==> flow/design.v <==
module AudDSP (
	input 			i_rst_n,
	input 			i_clk,
	input 			i_start,
	input 			i_pause,
	input 			i_stop,
	input	[2:0]	i_speed,
	input 			i_fast,
	input 			i_slow_0,  
	input 			i_slow_1,  
	input 			i_daclrck,
	input 	[15:0]	i_sram_data,
	output 	[15:0]	o_dac_data,
	output 	[19:0]	o_sram_addr,
	output			o_finish_play,
	output	[1:0]	state
);
localparam S_IDLE = 2'd0;
localparam S_PLAY = 2'd1;
localparam S_PAUSE = 2'd2;
logic 	[19:0]	o_sram_addr_r, o_sram_addr_w;
logic signed  [16:0]  data_diff, data_step, data_inc;
logic 	[15:0]	o_dac_data_r, o_dac_data_w, prev_sram_data_r, prev_sram_data_w;
logic 	[1:0]	state_r, state_w;
logic			o_valid_r, o_valid_w, new_data_r, new_data_w, finish_r, finish_w, almost_finish_r, almost_finish_w;
logic 	[3:0]	data_counter_r, data_counter_w;
assign o_sram_addr = o_sram_addr_r;
assign o_dac_data = o_dac_data_r;
assign o_finish_play = finish_r;
assign state = state_r;
always_comb begin
	state_w = state_r;
	o_sram_addr_w = o_sram_addr_r;
	o_dac_data_w = o_dac_data_r;
	prev_sram_data_w = prev_sram_data_r;
	o_valid_w = o_valid_r;
	new_data_w = !i_daclrck;
	data_counter_w = data_counter_r;
	finish_w = finish_r;
	almost_finish_w = almost_finish_r;
	data_diff = $signed(i_sram_data)-$signed(prev_sram_data_r);
    case(i_speed)
        3'b000: data_step = data_diff;
        3'b001: data_step = data_diff>>>1;
        3'b010: data_step = (data_diff>>>2) + (data_diff>>>4) + (data_diff>>>6) + (data_diff>>>8) + (data_diff>>>10) + (data_diff>>>12);
        3'b011: data_step = data_diff>>>2;
        3'b100: data_step = (data_diff>>>3) + (data_diff>>>4) + (data_diff>>>7) + (data_diff>>>8) + (data_diff>>>11) + (data_diff>>>12);
        3'b101: data_step = (data_diff>>>3) + (data_diff>>>5) + (data_diff>>>7) + (data_diff>>>9) + (data_diff>>>11) + (data_diff>>>13);
        3'b110: data_step = (data_diff>>>3) + (data_diff>>>6) + (data_diff>>>9) + (data_diff>>>12) + (data_diff>>>15);
        3'b111: data_step = data_diff>>>3;
        default:data_step = data_diff;
    endcase
    data_inc = data_step*data_counter_r;
	case(state_r)
		S_IDLE: begin
			state_w = i_start ? S_PLAY : S_IDLE; 
			o_sram_addr_w = 20'b0;
			o_dac_data_w = 16'b0;
			prev_sram_data_w = 16'b0;
			o_valid_w = 1'b0;
			data_counter_w = 4'b0;
			finish_w = 1'b0;
			almost_finish_w = 1'b0;
		end
		S_PLAY: begin
			state_w = i_stop || finish_r ? S_IDLE : 
					  i_pause ? S_PAUSE : S_PLAY;
			if (i_speed==3'b0 || i_fast) begin
				if (!new_data_r && new_data_w) begin
					o_dac_data_w = i_sram_data;
					o_valid_w = 1'b1;
				end else if (new_data_r && !new_data_w) begin
					o_dac_data_w = o_dac_data_r;
					o_valid_w = 1'b0;
				end else begin
					o_dac_data_w = o_dac_data_r;
					o_valid_w = o_valid_r;
				end
				if (!o_valid_r && o_valid_w) begin
					if (o_sram_addr_r > {{19{1'b1}}, 1'b0}-i_speed) begin
						o_sram_addr_w = 20'b0;
						almost_finish_w = 1'b1;
					end else begin
						o_sram_addr_w = o_sram_addr_r+1'b1+i_speed;
						almost_finish_w = 1'b0;
					end 
				end else begin
					o_sram_addr_w = o_sram_addr_r;
					almost_finish_w = almost_finish_r;
				end
                if(!o_valid_r && o_valid_w && almost_finish_r) begin
                    finish_w = 1'b1;
                end else begin
                    finish_w = 1'b0;
                end
			end else begin
				if (!new_data_r && new_data_w) begin
                    o_dac_data_w = data_counter_r==0 ? i_sram_data :
									i_slow_0 ? prev_sram_data_r : 
									prev_sram_data_r + data_inc;
					o_valid_w = 1'b1;
				end else if (new_data_r && !new_data_w) begin
					o_dac_data_w = o_dac_data_r;
					o_valid_w = 1'b0;
				end else begin
					o_dac_data_w = o_dac_data_r;
					o_valid_w = o_valid_r;
				end
				if (!o_valid_r && o_valid_w) begin
					if (data_counter_r==4'b0) begin
						if (o_sram_addr_r == {20{1'b1}}) begin
							almost_finish_w = 1'b1;
							o_sram_addr_w = 20'b0;
						end else o_sram_addr_w = o_sram_addr_r+1'b1;
						prev_sram_data_w = i_sram_data;
					end else begin
						o_sram_addr_w = o_sram_addr_r;
						prev_sram_data_w = prev_sram_data_r;
					end
					if (data_counter_r==i_speed) begin
						data_counter_w = 4'b0;
					end else begin
						data_counter_w = data_counter_r + 1;
					end
				end else begin
					prev_sram_data_w = prev_sram_data_r;
					o_sram_addr_w = o_sram_addr_r;
					data_counter_w = data_counter_r;
				end
                if(!o_valid_r && o_valid_w && almost_finish_r) begin
                    finish_w = 1'b1;
                end else begin
                    finish_w = 1'b0;
                end
			end
		end
		S_PAUSE: begin
			state_w = i_stop || finish_r ? S_IDLE : 
					  i_start ? S_PLAY : S_PAUSE;
			o_sram_addr_w = o_sram_addr_r;
			o_dac_data_w = 16'b0;
			prev_sram_data_w = prev_sram_data_r;
			o_valid_w = 1'b0;
			data_counter_w = data_counter_r;
			finish_w = 1'b0;
		end
	endcase
end
always_ff @(posedge i_clk or negedge i_rst_n) begin
	if (!i_rst_n) begin
		o_sram_addr_r <= 20'b0;
		o_dac_data_r <= 16'b0;
		prev_sram_data_r <= 16'b0;
		state_r <= 2'b0;
		o_valid_r <= 1'b0;
		new_data_r <= 1'b1;
		data_counter_r <= 4'b0;
		finish_r <= 1'b0;
		almost_finish_r <= 1'b0;
	end
	else begin
		o_sram_addr_r <= o_sram_addr_w;
		o_dac_data_r <= o_dac_data_w;
		prev_sram_data_r <= prev_sram_data_w;
		state_r <= state_w;
		o_valid_r <= o_valid_w;
		new_data_r <= new_data_w;
		data_counter_r <= data_counter_w;
		finish_r <= finish_w;
		almost_finish_r <= almost_finish_w;
	end
end
endmodule
From RTL to reports: AudDSP
The steps from the RTL of AudDSP to its reports follow in flow order. Line numbers count from 1 in the design file above. Cell names lack the library's common part. Not given: -

Top: AudDSP. Clock: i_clk. Cell library: sky130hd. Library corner: tt_025C_1v80.

After elaboration
Source: Yosys, flattened and elaborated, memories not mapped. Widths are those after wreduce. Registers that Yosys merges into a memory's read port (data or address) are not register bits. Print and check cells do not count. Equal cells are merged and count once.

The figure for cells after elaboration is 125. For bits of input ports the number is 28. Under output and inout port bits stands 39. The entry for bits in registers reads 62.

The figure for add/sub/neg operators is 25. The figure for mux-type cells is 47. The figure for reductions and logical operators is 23. Under equal/unequal tests stands 19. The figure for order comparisons is 1. The entry for multipliers reads 1.

Operators with widths (count): case mux 17 bit (select 8 bit) (1); two-way mux 16 bit (8); two-way mux 20 bit (6); multiplier 17 x 4 -> 16 bit (1); case mux 16 bit (select 2 bit) (2); case mux 20 bit (select 2 bit) (1); adder 17 x 5 -> 17 bit (2); adder 17 x 6 -> 17 bit (2); adder 15 x 10 -> 16 bit (2); adder 20 x 1 -> 20 bit (second input constant) (1); > comparator 20 bit (1); == test 20 bit (second input constant) (1); adder 20 x 3 -> 20 bit (1); subtractor 20 x 3 -> 20 bit (first input constant) (1); adder 16 x 11 -> 17 bit (1); subtractor 16 x 16 -> 17 bit (1); adder 16 x 5 -> 17 bit (1); adder 16 x 8 -> 17 bit (1); adder 16 x 9 -> 17 bit (1); adder 17 x 2 -> 17 bit (1); adder 17 x 4 -> 17 bit (1); adder 17 x 7 -> 17 bit (1); adder 17 x 9 -> 17 bit (1); two-way mux 1 bit (17); adder 15 x 13 -> 16 bit (1); adder 15 x 8 -> 16 bit (1); adder 16 bit (1); adder 14 x 11 -> 15 bit (1).

Other operator kinds: 29; their cells: 56.

Logic depth
Longest topological path by Yosys (ltp), each cell counted once; first at word level (registers and memories cut), then after technology mapping (sequential cells cut; the memories' decode and read muxes count).

For depth in word-level cells the number is 14. Under ABC_AREA stands 0. For mapped depth the number is 45.

Netlist
Yosys stat after the flow's synthesis: flattened, memories mapped to cells. It holds for the ABC_AREA given above (unset counts as 0); a run with the other value may have another netlist. Totals and module areas in this step are rounded.

Cells by type: ha_1 (count 159, area in all 1.99E+03 sq um); fa_1 (count 95, area in all 1.9E+03 sq um); dfrtp_1 (count 61, area in all 1.53E+03 sq um); inv_1 (count 176, area in all 660.634 sq um); xnor2_1 (count 74, area in all 648.122 sq um); nand2_1 (count 147, area in all 551.779 sq um); a21oi_1 (count 109, area in all 545.523 sq um); o21ai_0 (count 97, area in all 485.466 sq um); xor2_1 (count 48, area in all 420.403 sq um); and2_1 (count 51, area in all 319.056 sq um); nor2_1 (count 81, area in all 304.042 sq um); a21o_1 (count 39, area in all 292.781 sq um); clkbuf_1 (count 45, area in all 168.912 sq um); nand3_1 (count 25, area in all 125.12 sq um); nor3_1 (count 25, area in all 125.12 sq um); a22o_1 (count 14, area in all 122.618 sq um); o211ai_1 (count 16, area in all 120.115 sq um); o22ai_1 (count 17, area in all 106.352 sq um).

Other cell types: 67; their cells: 222.

The figure for mapped flip-flops is 62. For cell count the number is 1501. The entry for sequential area reads 1600 sq um. For cell area after synthesis the number is 12000 sq um. Under buffers stands 60.

Timing after synthesis
Source: OpenSTA report_checks on the synthesized netlist (no wires, ideal clock, input and output delay 20% of the period each), path of least setup slack; recovery checks are left aside. Register names are those of the netlist, which keeps one name where synthesis merged equal registers.

Path type: in2reg. From: in i_sram_data[0]. To: reg o_dac_data_r[15]. The figure for path slack is 5.403 ns. The figure for external input delay is 3.700 ns. The entry for path delay reads 9.397 ns. The entry for path buffers reads 1. The figure for data arrival time is 12.971 ns. The figure for period is 18.5 ns. Under stages on the path stands 41. The figure for synthesis period reached is 13.097 ns.

"path delay" = arrival - input delay + setup time. "stages on the path" counts driving pins, that of a launching flip-flop among them; a cell with two outputs on the path counts twice. "synthesis period reached" is the clock period less the worst setup slack; recovery checks do not enter. This is arithmetic on one report: input and output delays are still those of the set period (20% each). The rows between start and end are the longest chain of elaborated cells between them; the timing report does not say that the signal goes this way. Where chains are equally long, one stands for them. A line is the first line of the expression or statement that the cell stems from. Yosys adds cells for indexed reads and writes and turns some case tables into memories.

Cells stage by stage: inv_1 > ha_1 > fa_1 > nand2b_1 > a21oi_1 > o31ai_2 > nand2_1 > xor2_1 > clkbuf_1 > inv_2 > fa_1 > fa_1 > inv_1 > fa_1 > ha_1 > inv_1 > fa_1 > nand2b_1 > [... 5 more ...] > a221oi_1 > a21oi_1 > and2_1 > fa_1 > fa_1 > inv_1 > fa_1 > inv_1 > ha_1 > and2_1 > o21ai_0 > o21ai_0 > o21ba_2 > a21o_1 > a21oi_1 > xnor2_1 > xnor3_1 > a221o_1. Cells in the longest elaborated chain: 14. The entry for elaborated cells on any way between the ends reads 28. Under RTL lines with such cells stands 13.

RTL lines, path post-synthesis: start: declaration (RTL line 12) `input [15:0] i_sram_data,`; subtractor 16 x 16 -> 17 bit (RTL line 41) `data_diff = $signed(i_sram_data)-$signed(prev_sram_data_r);`; adder 14 x 12 -> 15 bit (RTL line 48) `3'b101: data_step = (data_diff>>>3) + (data_diff>>>5) + (data_diff>>>7) + (data_diff>>>9) + (data_diff>>>11) + ...`; adder 15 x 10 -> 16 bit (RTL line 48); adder 16 x 8 -> 17 bit (RTL line 48); adder 17 x 6 -> 17 bit (RTL line 48); adder 17 x 4 -> 17 bit (RTL line 48); case mux 17 bit (select 8 bit) (RTL line 42) `case(i_speed)`; multiplier 17 x 4 -> 16 bit (RTL line 53) `data_inc = data_step*data_counter_r;`; adder 16 bit (RTL line 100) `prev_sram_data_r + data_inc;`; two-way mux 16 bit (RTL line 99) `i_slow_0 ? prev_sram_data_r :`; two-way mux 16 bit (RTL line 98) `o_dac_data_w = data_counter_r==0 ? i_sram_data :`; two-way mux 16 bit (RTL line 97) `if (!new_data_r && new_data_w) begin`; two-way mux 16 bit (RTL line 68) `if (i_speed==3'b0 || i_fast) begin`; case mux 16 bit (select 2 bit) (RTL line 54) `case(state_r)`; end: assignment (RTL line 152) `o_dac_data_r <= 16'b0;`; end: assignment (RTL line 163) `o_dac_data_r <= o_dac_data_w;`; end: declaration (RTL line 23) `logic [15:0] o_dac_data_r, o_dac_data_w, prev_sram_data_r, prev_sram_data_w;`.

Worst path after layout
Path of least setup slack in the final report of run A (OpenROAD, finished layout, wires in). Where an end is a register, its clock arrival counts in the times.

Path type: in2reg. From: in i_sram_data[0]. To: reg o_dac_data_r[15]. The figure for external input delay is 3.56 ns. The figure for period is 17.8 ns. The figure for data arrival time is 14.97 ns. The entry for path buffers reads 2. Under stages on the path stands 41. The figure for path slack is 3.06 ns.

The rows between start and end are the longest chain of elaborated cells between them; the timing report does not say that the signal goes this way. Where chains are equally long, one stands for them.

Cells stage by stage: clkdlybuf4s50_1 > inv_1 > ha_1 > fa_1 > nand2b_1 > a21oi_1 > o2111ai_1 > and4_1 > buf_4 > inv_1 > fa_1 > fa_1 > inv_1 > fa_1 > ha_1 > inv_1 > fa_1 > nand2b_1 > [... 5 more ...] > a221oi_1 > a31oi_1 > and2_1 > fa_1 > fa_1 > inv_1 > fa_1 > inv_1 > ha_1 > and2_1 > o21ai_0 > o21ai_0 > o21ba_2 > a21o_1 > a21oi_1 > xnor2_1 > xnor3_1 > a221o_1. Cells in the longest elaborated chain: 14. The entry for elaborated cells on any way between the ends reads 28. Under RTL lines with such cells stands 13.

RTL lines, path post-layout: start: declaration (RTL line 12) `input [15:0] i_sram_data,`; subtractor 16 x 16 -> 17 bit (RTL line 41) `data_diff = $signed(i_sram_data)-$signed(prev_sram_data_r);`; adder 14 x 12 -> 15 bit (RTL line 48) `3'b101: data_step = (data_diff>>>3) + (data_diff>>>5) + (data_diff>>>7) + (data_diff>>>9) + (data_diff>>>11) + ...`; adder 15 x 10 -> 16 bit (RTL line 48); adder 16 x 8 -> 17 bit (RTL line 48); adder 17 x 6 -> 17 bit (RTL line 48); adder 17 x 4 -> 17 bit (RTL line 48); case mux 17 bit (select 8 bit) (RTL line 42) `case(i_speed)`; multiplier 17 x 4 -> 16 bit (RTL line 53) `data_inc = data_step*data_counter_r;`; adder 16 bit (RTL line 100) `prev_sram_data_r + data_inc;`; two-way mux 16 bit (RTL line 99) `i_slow_0 ? prev_sram_data_r :`; two-way mux 16 bit (RTL line 98) `o_dac_data_w = data_counter_r==0 ? i_sram_data :`; two-way mux 16 bit (RTL line 97) `if (!new_data_r && new_data_w) begin`; two-way mux 16 bit (RTL line 68) `if (i_speed==3'b0 || i_fast) begin`; case mux 16 bit (select 2 bit) (RTL line 54) `case(state_r)`; end: assignment (RTL line 152) `o_dac_data_r <= 16'b0;`; end: assignment (RTL line 163) `o_dac_data_r <= o_dac_data_w;`; end: declaration (RTL line 23) `logic [15:0] o_dac_data_r, o_dac_data_w, prev_sram_data_r, prev_sram_data_w;`.

Appendix: measured runs

Below are 2 stored runs of the flow (Yosys, OpenROAD; platform sky130hd) on AudDSP, each with its settings and what was measured, unordered. Constraints: input delay and output delay 20% of the set period each, output load 0.01 pF. By "clock period reached" is meant the clock period of the run minus its worst setup slack. This is arithmetic on one report: input and output delays are still those of the set period (20% each). "time used up by the worst setup path" is the time allowed to the run's worst setup path (the clock period less input and output delay, where it has them) less its slack. Clock arrival times count: a late capture clock shortens it, a late launch clock lengthens it. The results are shown rounded.

Files of run A:
==> flow/run.sh <==
#!/bin/bash
# the make line also repeats the synthesis and layout settings of config.mk as NAME=value (left out here)
make -C /OpenROAD-flow-scripts/flow DESIGN_CONFIG=/design/flow/config.mk WORK_HOME=/design/flow/orfs CLKGATE_MAP_FILE= finish
==> flow/config.mk <==
export PLATFORM = sky130hd
export DESIGN_NAME = AudDSP
export DESIGN_NICKNAME = AudDSP
export VERILOG_FILES = /design/flow/design.v
export SDC_FILE = /design/flow/constraint.sdc
export NUM_CORES = 4
export LEC_CHECK = 0
export CAP_MARGIN = 0
export CELL_PAD_IN_SITES_DETAIL_PLACEMENT = 0
export CORE_ASPECT_RATIO = 0.62
export CORE_MARGIN = 5
export CORE_UTILIZATION = 62
export GPL_ROUTABILITY_DRIVEN = 1
export MAX_ROUTING_LAYER = met4
export MIN_ROUTING_LAYER = met1
export PLACE_DENSITY = 0.88
export SLEW_MARGIN = 20
export TNS_END_PERCENT = 85
==> flow/constraint.sdc <==
create_clock -name core_clock -period 17.8 [get_ports {i_clk}]
set_input_delay 3.5600 -clock core_clock [delete_from_list [all_inputs] [get_ports {i_clk}]]
set_output_delay 3.5600 -clock core_clock [all_outputs]
set_load 0.01 [all_outputs]

Results of run A. The time used up by the worst setup path stands at 11.18 ns. Critical path kind: in2reg. The measured total negative slack on setup checks is 0.000 ns. The final utilization stands at 69%. The full die area reads 23000 sq um. The standard-cell area after layout reads 13000 sq um. For the area of the synthesized netlist the run shows 12000 sq um. The clock period reached comes to 14.742 ns. The worst slack on setup checks reads 3.1 ns. The post-route worst hold slack reads 0.47 ns.

Files of run B:
==> flow/run.sh <==
#!/bin/bash
# the make line also repeats the synthesis and layout settings of config.mk as NAME=value (left out here)
make -C /OpenROAD-flow-scripts/flow DESIGN_CONFIG=/design/flow/config.mk WORK_HOME=/design/flow/orfs CLKGATE_MAP_FILE= finish
==> flow/config.mk <==
export PLATFORM = sky130hd
export DESIGN_NAME = AudDSP
export DESIGN_NICKNAME = AudDSP
export VERILOG_FILES = /design/flow/design.v
export SDC_FILE = /design/flow/constraint.sdc
export NUM_CORES = 4
export LEC_CHECK = 0
export CAP_MARGIN = 5
export CELL_PAD_IN_SITES_GLOBAL_PLACEMENT = 1
export CORE_MARGIN = 2
export CORE_UTILIZATION = 27
export CTS_CLUSTER_DIAMETER = 300
export CTS_CLUSTER_SIZE = 72
export MAX_ROUTING_LAYER = met5
export MIN_ROUTING_LAYER = met2
export PLACE_DENSITY_LB_ADDON = 0.09
export SETUP_SLACK_MARGIN = 0.15
export SLEW_MARGIN = 20
export TNS_END_PERCENT = 75
==> flow/constraint.sdc <==
create_clock -name core_clock -period 11.3 [get_ports {i_clk}]
set_input_delay 2.2600 -clock core_clock [delete_from_list [all_inputs] [get_ports {i_clk}]]
set_output_delay 2.2600 -clock core_clock [all_outputs]
set_load 0.01 [all_outputs]

Results of run B. The time used up by the worst setup path stands at 8.91 ns. Critical path kind: in2reg. The measured total negative slack on setup checks is 0.000 ns. The final utilization stands at 39%. The full die area reads 47000 sq um. The standard-cell area after layout reads 17000 sq um. For the area of the synthesized netlist the run shows 12000 sq um. The clock period reached comes to 11.171 ns. The worst slack on setup checks reads 0.13 ns. The post-route worst hold slack reads 0.47 ns.
